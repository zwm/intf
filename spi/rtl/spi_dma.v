==> flow/design.v <==
module spi_dma (
    input                           rstn,
    input                           clk,
    input                           tx_buf_rdy,
    output                          tx_byte_vld,
    output      [7:0]               tx_byte,
    input                           rx_buf_rdy,
    output      [7:0]               rx_byte_req,
    input       [7:0]               rx_byte,
    input                           dma_en,
    input                           dma_start,
    input                           tx_fix_addr,
    input                           rx_fix_addr,
    input       [19:0]              tx_saddr,
    input       [19:0]              rx_saddr,
    input       [19:0]              tx_len,
    input       [19:0]              rx_len,
    output reg                      ram_rd,
    output                          ram_wr,
    output      [3:0]               ram_rlen4,
    output      [3:0]               ram_wlen4,
    output      [19:0]              ram_addr,
    output      [31:0]              ram_wdata,
    input       [31:0]              ram_rdata,
    input                           ram_bus_ready,
    input                           ram_rdata_ready,
    output                          dma_done_pulse,
    output      [7:0]               dma_status
);
localparam IDLE                     = 3'd0;
localparam POLL_TX_BUF              = 3'd1;
localparam READ_MEM                 = 3'd2;
localparam FILL_TX_BUF              = 3'd3;
localparam POLL_RX_BUF              = 3'd4;
localparam WRITE_MEM                = 3'd5;
reg [19:0] tx_cnt, rx_cnt, ram_waddr, ram_raddr; wire tx_end, rx_end;
reg [31:0] rdata_buf; reg [2:0] rdata_cnt; wire rdata_vld;
assign tx_end               = tx_cnt == tx_len;
assign rx_end               = rx_cnt == rx_len;
assign rdata_vld            = rdata_cnt != 0;
always @(posedge clk or negedge rstn)
    if (~rstn)
        ram_raddr <= 0;
    else if (~dma_en)
        ram_raddr <= tx_saddr;
    else if (st_curr == IDLE && dma_start)
        ram_raddr <= tx_saddr;
    else if (st_curr == READ_MEM && ram_rdata_ready)
        ram_raddr <= tx_fix_addr ? ram_raddr : ram_raddr + 4;
always @(posedge clk or negedge rstn)
    if (~rstn)
        tx_cnt <= 0;
    else if (~dma_en)
        tx_cnt <= 0;
    else if (st_curr == IDLE && dma_start)
        tx_cnt <= 0;
    else if (st_curr == POLL_TX_BUF && st_next != POLL_TX_BUF)
        tx_cnt <= tx_cnt + 1;
always @(posedge clk)
    if (st_curr == READ_MEM && ram_rdata_ready) begin
        rdata_buf <= ram_rdata;
    end
always @(posedge clk or negedge rstn)
    if (~rstn)
        rdata_cnt <= 0;
    else if (~dma_en)
        rdata_cnt <= 0;
    else if (st_curr == READ_MEM && ram_rdata_ready)
        rdata_cnt <= 4;
    else if (st_curr == FILL_TX_BUF)
        rdata_cnt <= rdata_cnt - 1;
always @(posedge clk or negedge rstn)
    if (~rstn)
        ram_waddr <= 0;
    else if (~dma_en)
        ram_waddr <= rx_saddr;
    else if (st_curr == IDLE && dma_start)
        ram_waddr <= rx_saddr;
    else if (st_curr == WRITE_MEM && ram_bus_ready)
        ram_waddr <= rx_fix_addr ? ram_waddr : ram_waddr + 1;
always @(posedge clk or negedge rstn)
    if (~rstn)
        rx_cnt <= 0;
    else if (~dma_en)
        rx_cnt <= 0;
    else if (st_curr == IDLE && dma_start)
        rx_cnt <= 0;
    else if (st_curr == POLL_RX_BUF && st_next != POLL_RX_BUF)
        rx_cnt <= rx_cnt + 1;
always @(posedge clk or negedge rstn)
    if (~rstn)
        st_curr <= IDLE;
    else if (~dma_en)
        st_curr <= IDLE;
    else
        st_curr <= st_next;
always @(*) begin
    st_next = st_curr;
    case(st_curr)
        IDLE: begin
            if (dma_start) begin
                if (~tx_end)
                    st_next = POLL_TX_BUF;
                else if (~rx_end)
                    st_next = POLL_RX_BUF;
            end
        end
        POLL_TX_BUF: begin
            if (tx_buf_rdy) begin
                if (rdata_vld)
                    st_next = FILL_TX_BUF;
                else
                    st_next = READ_MEM;
            end
            else if (~rx_end) begin
                st_next = POLL_RX_BUF;
            end
        end
        READ_MEM: begin
            if (ram_rdata_ready) begin
                st_next = FILL_TX_BUF;
            end
        end
        FILL_TX_BUF: begin
            if (~rx_end)
                st_next = POLL_RX_BUF;
            else if (~tx_end)
                st_next = POLL_TX_BUF;
            else
                st_next = IDLE;
        end
        POLL_RX_BUF: begin
            if (rx_buf_rdy)
                st_next = WRITE_MEM;
            else if (~tx_end)
                st_next = POLL_TX_BUF;
        end
        WRITE_MEM: begin
            if (ram_bus_ready) begin
                if (~tx_end)
                    st_next = POLL_TX_BUF;
                else if (~rx_end)
                    st_next = POLL_RX_BUF;
                else
                    st_next = IDLE;
            end
        end
        default: begin
            st_next = IDLE;
        end
    endcase
end
assign rx_byte_req                  = ram_wr & ram_bus_ready;
assign tx_byte_vld                  = st_curr == FILL_TX_BUF;
assign tx_byte                      = rdata_cnt == 2'b00 ? rdata_buf[7:0] : rdata_cnt == 2'b01 ? rdata_buf[15:8] : rdata_cnt == 2'b01 ? rdata_buf[23:16] : rdata_buf[31:24];
always @(posedge clk or negedge rstn)
    if (~rstn)
        ram_rd <= 0;
    else if (~dma_en)
        ram_rd <= 0;
    else if (st_curr != READ_MEM && st_next == READ_MEM)
        ram_rd <= 1;
    else if (st_curr == READ_MEM && ram_bus_ready)
        ram_rd <= 0;
assign ram_rlen4                    = 4'hf;  
assign ram_wr                       = st_curr == WRITE_MEM;
assign ram_wlen4                    = ram_waddr[1:0] == 2'b00 ? 4'b0001 : ram_waddr[1:0] == 2'b01 ? 4'b0010 : ram_waddr[1:0] == 2'b10 ? 4'b0100 : 4'b1000;
assign ram_addr                     = ram_wr ? ram_waddr : ram_raddr;
assign ram_wdata                    = rx_byte;
assign dma_done_pulse               = ((st_curr == FILL_TX_BUF) || (st_curr == WRITE_MEM && ram_bus_ready)) && tx_end && rx_end;
endmodule
# --- From RTL to reports: spi_dma ---
# Tool output for the design above, in the order of the flow.
# Lines are those of the file above, counted from 1.
# Operators carry their Yosys type and port widths (W data, S select, Z words).
# Library cell names are shortened.
inputs:
  top: "spi_dma"
  clock: "clk"
  cell_library: "sky130hd"
  pvt_corner: "tt_025C_1v80"

# --- Elaborated design ---
# Source: Yosys, flattened and elaborated, memories not mapped. Widths are those after wreduce. Registers that Yosys merges into a memory's read port (data or address) are not register bits. Print and check cells do not count. Equal cells are merged and count once.
bits:
  register_bits: 67
  in_bits: 130
  word_cells: 41
classes:
  add_sub_neg: 1
  n_eq: 6
  muxes: 21
  n_logic: 2
  reduce_and_logical: 4
op_table:
  columns: ["operator", "count"]
  rows:
  - ["$mux W20", 7]
  - ["$eq A20 B20 Y1", 2]
  - ["$add A20 B1 Y20 const B", 1]
  - ["$mux W4", 3]
  - ["$mux W1", 7]
  - ["$mux W2", 2]
  - ["$ne A3 B1 Y1 const B", 1]
  - ["$reduce_bool A3 Y1", 1]
  - ["$mux W3", 1]
  - ["$logic_and A1 B1 Y1", 2]
  - ["$not A1 Y1", 2]
  - ["$eq A2 B1 Y1 const B", 1]
  - ["$ne A2 B1 Y1 const B", 1]
  - ["$eq A2 B2 Y1 const B", 1]
  - ["$logic_not A2 Y1", 1]
  - ["$pmux W1 S2", 1]

# --- Depth ---
# Depth = most cells in a row (Yosys ltp): at word level without a register or memory, in the mapped netlist without a sequential cell, where the memories' decode and read muxes count.
logic_depth:
  word_depth: 9
  ABC_AREA: 1
  ltp_mapped: 11

# --- Mapped cells and area ---
# The flow's flattened synthesis, as Yosys stat reports it; memories are mapped. The netlist is that of the ABC_AREA named above (0 if unset); the other value can give another one.
types:
  columns: ["type", "count"]
  rows:
  - ["dfrtp_1", 43]
  - ["nand2_1", 179]
  - ["buf_4", 65]
  - ["nor2_1", 64]
  - ["nand3_1", 32]
  - ["inv_1", 41]
  - ["o21ai_2", 8]
  - ["xnor2_1", 6]
  - ["xor2_1", 5]
  - ["nand4_1", 5]
  - ["nor4_1", 5]
  - ["nor2_2", 4]
  - ["nor3_1", 5]
  - ["buf_6", 2]
  - ["nand2_4", 2]
  - ["clkbuf_1", 5]
  - ["nand3_4", 1]
  - ["nor3_4", 1]
# Not listed: further types 14, cells in them 23.
synth_totals:
  mapped_cells: 496
  synth_area_um2: 3309.4
  sequential_area_um2: 1076.0
  flip_flops: 43
  buffers: 74

# --- Worst setup path after synthesis ---
# OpenSTA on the mapped netlist: ideal clock, no wires. The path of least setup slack (recovery checks aside). Input and output delay are each 20% of the period. Register names are those of the netlist, which keeps one name where synthesis merged equal registers.
synth_path:
  kind: "input port to flip-flop"
  start: "input rx_len[19]"
  end: "register tx_cnt[13]"
  tclk_ns: 2.4
  input_delay_ns: 0.480
  launch_ns: 0.480
  arrival_time_ns: 1.449
  required_ns: 2.282
  setup_slack_ns: 0.832
  path_delay_ns: 1.087
  stages: 8
  period_less_setup_slack_ns: 1.568
# "path_delay_ns" is the arrival time less input delay plus setup time.
# "stages" counts driving pins, that of a launching flip-flop among them; a cell with two outputs on the path counts twice.
# "period_less_setup_slack_ns" = period - worst setup slack (recovery checks aside). The figure is calculated, with input and output delays left at 20% of the set period.
# The rows between start and end are the longest chain of elaborated cells between them; the timing report does not say that the signal goes this way. Where chains are equally long, one stands for them.
# A line is the first line of the expression or statement that the cell stems from. Yosys adds cells for indexed reads and writes and turns some case tables into memories.
# At most two assigning lines are given for a register; there are more.
synth_via:
  path_cell_list: "or2_1 > nor2_2 > nand4_2 > nand2_4 > nand2_4 > buf_6 > nand2_1 > o21ai_2"
  elab_chain_cells: 9
  cone_cells: 10
  lines_between: 7
  cone_classes: "eq/ne (2); mux (6); logic (1); reduce/logical (1)"
synth_lines:
  columns: ["item", "line", "text"]
  rows:
  - ["from (decl)", 17, "input       [19:0]              rx_len,"]
  - ["$eq A20 B20 Y1", 39, "assign rx_end               = rx_cnt == rx_len;"]
  - ["$mux W1", 115, "else if (~rx_end) begin"]
  - ["$mux W1", 109, "if (tx_buf_rdy) begin"]
  - ["$pmux W1 S2", 99, "case(st_curr)"]
  - ["$not A1 Y1", 57, "else if (st_curr == POLL_TX_BUF && st_next != POLL_TX_BUF)"]
  - ["$logic_and A1 B1 Y1", 57, null]
  - ["$mux W20", 57, null]
  - ["$mux W20", 55, "else if (st_curr == IDLE && dma_start)"]
  - ["$mux W20", 53, "else if (~dma_en)"]
  - ["to (assign)", 52, "tx_cnt <= 0;"]
  - ["to (assign)", 58, "tx_cnt <= tx_cnt + 1;"]
  - ["to (decl)", 36, "reg [19:0] tx_cnt, rx_cnt, ram_waddr, ram_raddr; wire tx_end, rx_end;"]

# --- Worst path after layout ---
# Path of least setup slack in the final report of record 1 (OpenROAD, finished layout, wires in). Where an end is a register, its clock arrival counts in the times.
layout_path:
  kind: "input port to flip-flop"
  start: "input dma_en"
  end: "register tx_cnt[16]"
  tclk_ns: 3.39
  input_delay_ns: 0.68
  launch_ns: 0.68
  arrival_time_ns: 2.39
  required_ns: 3.56
  setup_slack_ns: 1.17
  stages: 6
# The rows between start and end are the longest chain of elaborated cells between them; the timing report does not say that the signal goes this way. Where chains are equally long, one stands for them.
# At most two assigning lines are given for a register; there are more.
layout_via:
  path_cell_list: "clkdlybuf4s50_1 > inv_1 > nor2_2 > nand2_4 > nand2_1 > o21ai_1"
  elab_chain_cells: 1
  cone_cells: 2
  lines_between: 1
  cone_classes: "eq/ne (1); mux (1)"
layout_lines:
  columns: ["item", "line", "text"]
  rows:
  - ["from (decl)", 10, "input                           dma_en,"]
  - ["$mux W20", 53, "else if (~dma_en)"]
  - ["to (assign)", 52, "tx_cnt <= 0;"]
  - ["to (assign)", 58, "tx_cnt <= tx_cnt + 1;"]
  - ["to (decl)", 36, "reg [19:0] tx_cnt, rx_cnt, ram_waddr, ram_raddr; wire tx_end, rx_end;"]

--- measured runs ---
Below are 2 stored runs of the flow (Yosys, OpenROAD; platform sky130hd) on spi_dma, each with its settings and what was measured, unordered. Constraints: input delay and output delay 20% of the set period each, output load 0.01 pF.
"achieved_clock_period_ns" is the run's clock period less its worst setup slack. It is reckoned from that one timing run; input and output delays stay at 20% of the period that was set.
By "power_total_mw" is meant OpenSTA's value without simulated activity: inputs other than the clock are taken to toggle once in ten clock periods, and the tool carries that through the logic.

--- record 1 ---
==> flow/run.sh <==
#!/bin/bash
# the make line also repeats the synthesis and layout settings of config.mk as NAME=value (left out here)
make -C /OpenROAD-flow-scripts/flow DESIGN_CONFIG=/design/flow/config.mk WORK_HOME=/design/flow/orfs CLKGATE_MAP_FILE= finish
==> flow/config.mk <==
export PLATFORM = sky130hd
export DESIGN_NAME = spi_dma
export DESIGN_NICKNAME = spi_dma
export VERILOG_FILES = /design/flow/design.v
export SDC_FILE = /design/flow/constraint.sdc
export NUM_CORES = 4
export LEC_CHECK = 0
export ABC_AREA = 1
export CAP_MARGIN = 20
export CELL_PAD_IN_SITES_DETAIL_PLACEMENT = 2
export CORE_ASPECT_RATIO = 1.31
export CORE_MARGIN = 2
export CORE_UTILIZATION = 18
export PLACE_DENSITY = 0.35
export SETUP_SLACK_MARGIN = -0.32
export SLEW_MARGIN = 20
export TNS_END_PERCENT = 65
==> flow/constraint.sdc <==
create_clock -name core_clock -period 3.39 [get_ports {clk}]
set_input_delay 0.6780 -clock core_clock [delete_from_list [all_inputs] [get_ports {clk}]]
set_output_delay 0.6780 -clock core_clock [all_outputs]
set_load 0.01 [all_outputs]

==> results, as YAML <==
results:
  die_um2: 19496.6
  fin_ws_ns: 1.172
  achieved_clock_period_ns: 2.218
  final_cell_area_um2: 4382.9
  power_total_mw: 1.438
  yosys.chip_area_um2: 3309.4
  setup_tns_ns: 0.000

--- record 2 ---
==> flow/run.sh <==
#!/bin/bash
# the make line also repeats the synthesis and layout settings of config.mk as NAME=value (left out here)
make -C /OpenROAD-flow-scripts/flow DESIGN_CONFIG=/design/flow/config.mk WORK_HOME=/design/flow/orfs CLKGATE_MAP_FILE= finish
==> flow/config.mk <==
export PLATFORM = sky130hd
export DESIGN_NAME = spi_dma
export DESIGN_NICKNAME = spi_dma
export VERILOG_FILES = /design/flow/design.v
export SDC_FILE = /design/flow/constraint.sdc
export NUM_CORES = 4
export LEC_CHECK = 0
export CAP_MARGIN = 30
export CELL_PAD_IN_SITES_DETAIL_PLACEMENT = 2
export CELL_PAD_IN_SITES_GLOBAL_PLACEMENT = 2
export CORE_ASPECT_RATIO = 0.67
export CORE_MARGIN = 2
export CORE_UTILIZATION = 62
export MAX_ROUTING_LAYER = met4
export PLACE_DENSITY_LB_ADDON = 0.07
export SLEW_MARGIN = 20
==> flow/constraint.sdc <==
create_clock -name core_clock -period 1.57 [get_ports {clk}]
set_input_delay 0.3140 -clock core_clock [delete_from_list [all_inputs] [get_ports {clk}]]
set_output_delay 0.3140 -clock core_clock [all_outputs]
set_load 0.01 [all_outputs]

==> results, as YAML <==
outcome: "no final report: placement broke off with FLW-0024"
--- end ---
